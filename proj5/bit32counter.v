==> flow/design.v <==
`timescale 1ns / 1ps
module bit32counter(clk, rst, sel, q, led);
	 input clk, rst;
    input [1:0] sel;
	 output [31:0] q;
	 output [7:0] led;
	 reg [31:0] q;
	 reg [7:0] led;	 
	 always @(posedge clk, posedge rst)
	    if(rst) q <= 32'b0;
		 else q <= q + 32'b1;
	 always @ (*)
      case (sel)
        2'b00: led = q[7:0];
		  2'b01: led = q[15:8];
		  2'b10: led = q[23:16];
		  2'b11: led = q[31:24];
		endcase 
endmodule
======== Tool chain data of bit32counter ========
The steps from the RTL of bit32counter to its reports follow in flow order.
Lines are those of the file above, counted from 1.
A cell with - has no value.
design
  design top .............................. bit32counter
  clock ................................... clk
  standard-cell library ................... sky130hd
  library corner .......................... tt_025C_1v80

======== Word-level counts ========
Source: Yosys, flattened and elaborated, memories not mapped. Widths are those after wreduce; folded enables and synchronous resets count as part of the registers. Registers that Yosys merges into a memory's read port (data or address) are not register bits. Print and check cells do not count. Equal cells are merged and count once.
bit counts
  output and inout bits ................... 40
  flip-flop bits (word level) ............. 32
  word-level cells ........................ 7
operators by class
  mux-type cells .......................... 1
  add/sub/neg operators ................... 1
  eq/ne operators ......................... 3
  reductions and logical operators ........ 1
operators with widths
  operator                                                          number
  32-bit by 1-bit adder with 32-bit output (second input constant)  1
  8-bit parallel mux with 4-bit select                              1
  2-bit == test (second input constant)                             2
  2-bit by 1-bit == test with 1-bit output (second input constant)  1
  2-bit logical NOT                                                 1

======== Logic depth ========
Longest topological path by Yosys (ltp), each cell counted once; first at word level (registers and memories cut), then after technology mapping (sequential cells cut; the memories' decode and read muxes count).
depth
  word-level depth ........................ 2
  ABC_AREA ................................ 0
  depth in mapped cells ................... 5

======== After synthesis ========
Source: synth_stat.txt of the flow (Yosys; design flattened, memories mapped). It holds for the ABC_AREA given above (unset counts as 0); a run with the other value may have another netlist.
cells by type
  cell type                  number  area in all (µm²)
  sky130_fd_sc_hd__dfrtp_1   32      800.768
  sky130_fd_sc_hd__mux4_2    8       180.173
  sky130_fd_sc_hd__xor2_1    16      140.134
  sky130_fd_sc_hd__xnor2_1   14      122.618
  sky130_fd_sc_hd__nor4_4    3       63.811
  sky130_fd_sc_hd__nand3_1   12      60.058
  sky130_fd_sc_hd__nand2_1   11      41.29
  sky130_fd_sc_hd__and4_1    4       35.034
  sky130_fd_sc_hd__nor3_2    3       30.029
  sky130_fd_sc_hd__nand4_1   4       25.024
  sky130_fd_sc_hd__nor2_1    6       22.522
  sky130_fd_sc_hd__nor4b_1   2       17.517
  sky130_fd_sc_hd__and3_1    2       12.512
  sky130_fd_sc_hd__and4bb_1  1       12.512
  sky130_fd_sc_hd__ha_1      1       12.512
  sky130_fd_sc_hd__nand4_2   1       12.512
  sky130_fd_sc_hd__buf_6     1       11.261
  sky130_fd_sc_hd__inv_1     3       11.261
Not listed: further types 7, cells in them 8.
mapped netlist
  cell area after synthesis ............... 1659.1 µm²
  flip-flops .............................. 32
  cell count .............................. 132
  buffer cells ............................ 3

======== Path before layout ========
Source: OpenSTA report_checks on the synthesized netlist (no wires, ideal clock, input and output delay 20% of the period each), path of least setup slack; recovery checks are left aside. Register names are those of the netlist, which keeps one name where synthesis merged equal registers.
timing post-synthesis
  path type ............................... in2out
  from .................................... input port sel[0]
  to ...................................... output port led[1]
  data required time ...................... 1864 ps
  time at the first pin ................... 466 ps
  path buffers ............................ 1
  arrival time ............................ 1458 ps
  clock period ............................ 2330 ps
  external input delay .................... 466 ps
  external output delay ................... 466 ps
  stages .................................. 2
  delay of the path ....................... 992 ps
  setup slack ............................. 406 ps
  synthesis period reached ................ 1924 ps
"delay of the path" = arrival - input delay + setup time.
At an output port there is no setup time.
"stages" counts driving pins, that of a launching flip-flop among them; a cell with two outputs on the path counts twice.
"synthesis period reached" is the clock period less the worst setup slack; recovery checks do not enter. This is arithmetic on one report: input and output delays are still those of the set period (20% each).
Between the ends stands the longest chain of elaborated cells between them, by number of cells; it is not shown to be the way that was timed. Of several equally long chains one is given.
Each line given opens the expression or statement behind the cell; cells for indexed reads and writes are added by Yosys, which also makes memories of some case tables.
on the way, post-synthesis
  path through ............................ sky130_fd_sc_hd__clkbuf_1 > sky130_fd_sc_hd__mux4_2
  length of the longest elaborated chain .. 2
  elaborated cells between the ends (all ways) .. 5
  classes of those cells .................. eq/ne (3); mux (1); reduce/logical (1)
RTL lines, path post-synthesis
  what                                  RTL line  source
  start: declaration                    4         input [1:0] sel;
  2-bit == test                         13        case (sel)
  8-bit parallel mux with 4-bit select  13
  end: declaration                      6         output [7:0] led;

======== Path in the finished layout ========
Path of least setup slack in the final report of run 1 (OpenROAD, finished layout, wires in). Where an end is a register, its clock arrival counts in the times.
The report prints the path's times to 10 ps; the period is as set.
timing after layout
  path type ............................... reg2out
  from .................................... register q[8]
  to ...................................... output port led[0]
  arrival time ............................ 1490 ps
  time at the first pin ................... 280 ps
  stages .................................. 4
  clock period ............................ 1230 ps
  path buffers ............................ 2
  setup slack ............................. -510 ps
  external output delay ................... 250 ps
  data required time ...................... 980 ps
Between the ends stands the longest chain of elaborated cells between them, by number of cells; it is not shown to be the way that was timed. Of several equally long chains one is given.
on the way, after layout
  path through ............................ sky130_fd_sc_hd__dfrtp_2 > sky130_fd_sc_hd__buf_6 > sky130_fd_sc_hd__mux4_2 > sky130_fd_sc_hd__buf_6
  length of the longest elaborated chain .. 1
  elaborated cells between the ends (all ways) .. 1
  classes of those cells .................. mux (1)
RTL lines, path after layout
  what                                  RTL line  source
  start: declaration                    5         output [31:0] q;
  start: assignment                     10        if(rst) q <= 32'b0;
  start: assignment                     11        else q <= q + 32'b1;
  8-bit parallel mux with 4-bit select  13        case (sel)
  end: declaration                      6         output [7:0] led;

==> runs of bit32counter <==
Module bit32counter, platform sky130hd: 2 stored runs of the flow (Yosys, OpenROAD) with differing settings, in no particular order. Input and output delays are each 20% of the period that was set; the output load is 0.01 pF.
"achieved period" is the run's clock period less its worst setup slack. It is reckoned from that one timing run; input and output delays stay at 20% of the period that was set.
"time on the worst setup path" means the part of the period allowed to the worst setup path (the constraints hold back 20% at inputs and 20% at outputs) less its slack; where the path has registers, the arrival times of their clocks count too.
"power consumption" is the tool's figure for a default switching activity; nothing was simulated.
"time on the worst setup path" is known to 10 ps.

---- run 1 ----
settings
  period_ns = 1.23
  CORE_UTILIZATION = 18
  PLACE_DENSITY_LB_ADDON = 0.25
  CORE_MARGIN = 3
  CELL_PAD_IN_SITES_GLOBAL_PLACEMENT = 3
  TNS_END_PERCENT = 80
  GPL_ROUTABILITY_DRIVEN = 0
  MAX_ROUTING_LAYER = met4
  CAP_MARGIN = 20
  SLEW_MARGIN = 20
results
  achieved period ......................... 1738 ps
  setup slack of the worst path ........... -508 ps
  standard-cell area after layout ......... 3367.0 µm²
  area inside the die boundary ............ 10405.0 µm²
  cell area after synthesis ............... 1659.1 µm²
  time on the worst setup path ............ 1490 ps
  critical path type ...................... reg2out
  utilization after layout ................ 0.381
  power consumption ....................... 0.001974 W
  setup TNS ............................... -12405 ps

---- run 2 ----
settings
  period_ns = 2.43
  CORE_UTILIZATION = 64
  SETUP_SLACK_MARGIN = 0.1
  PLACE_DENSITY = 0.67
  CORE_ASPECT_RATIO = 1.85
  CELL_PAD_IN_SITES_GLOBAL_PLACEMENT = 2
  GPL_TIMING_DRIVEN = 1
  GPL_ROUTABILITY_DRIVEN = 1
  CAP_MARGIN = 20
  CORE_MARGIN = 2
  SLEW_MARGIN = 20
results
  stopped before the end: placement reported GPL-0301
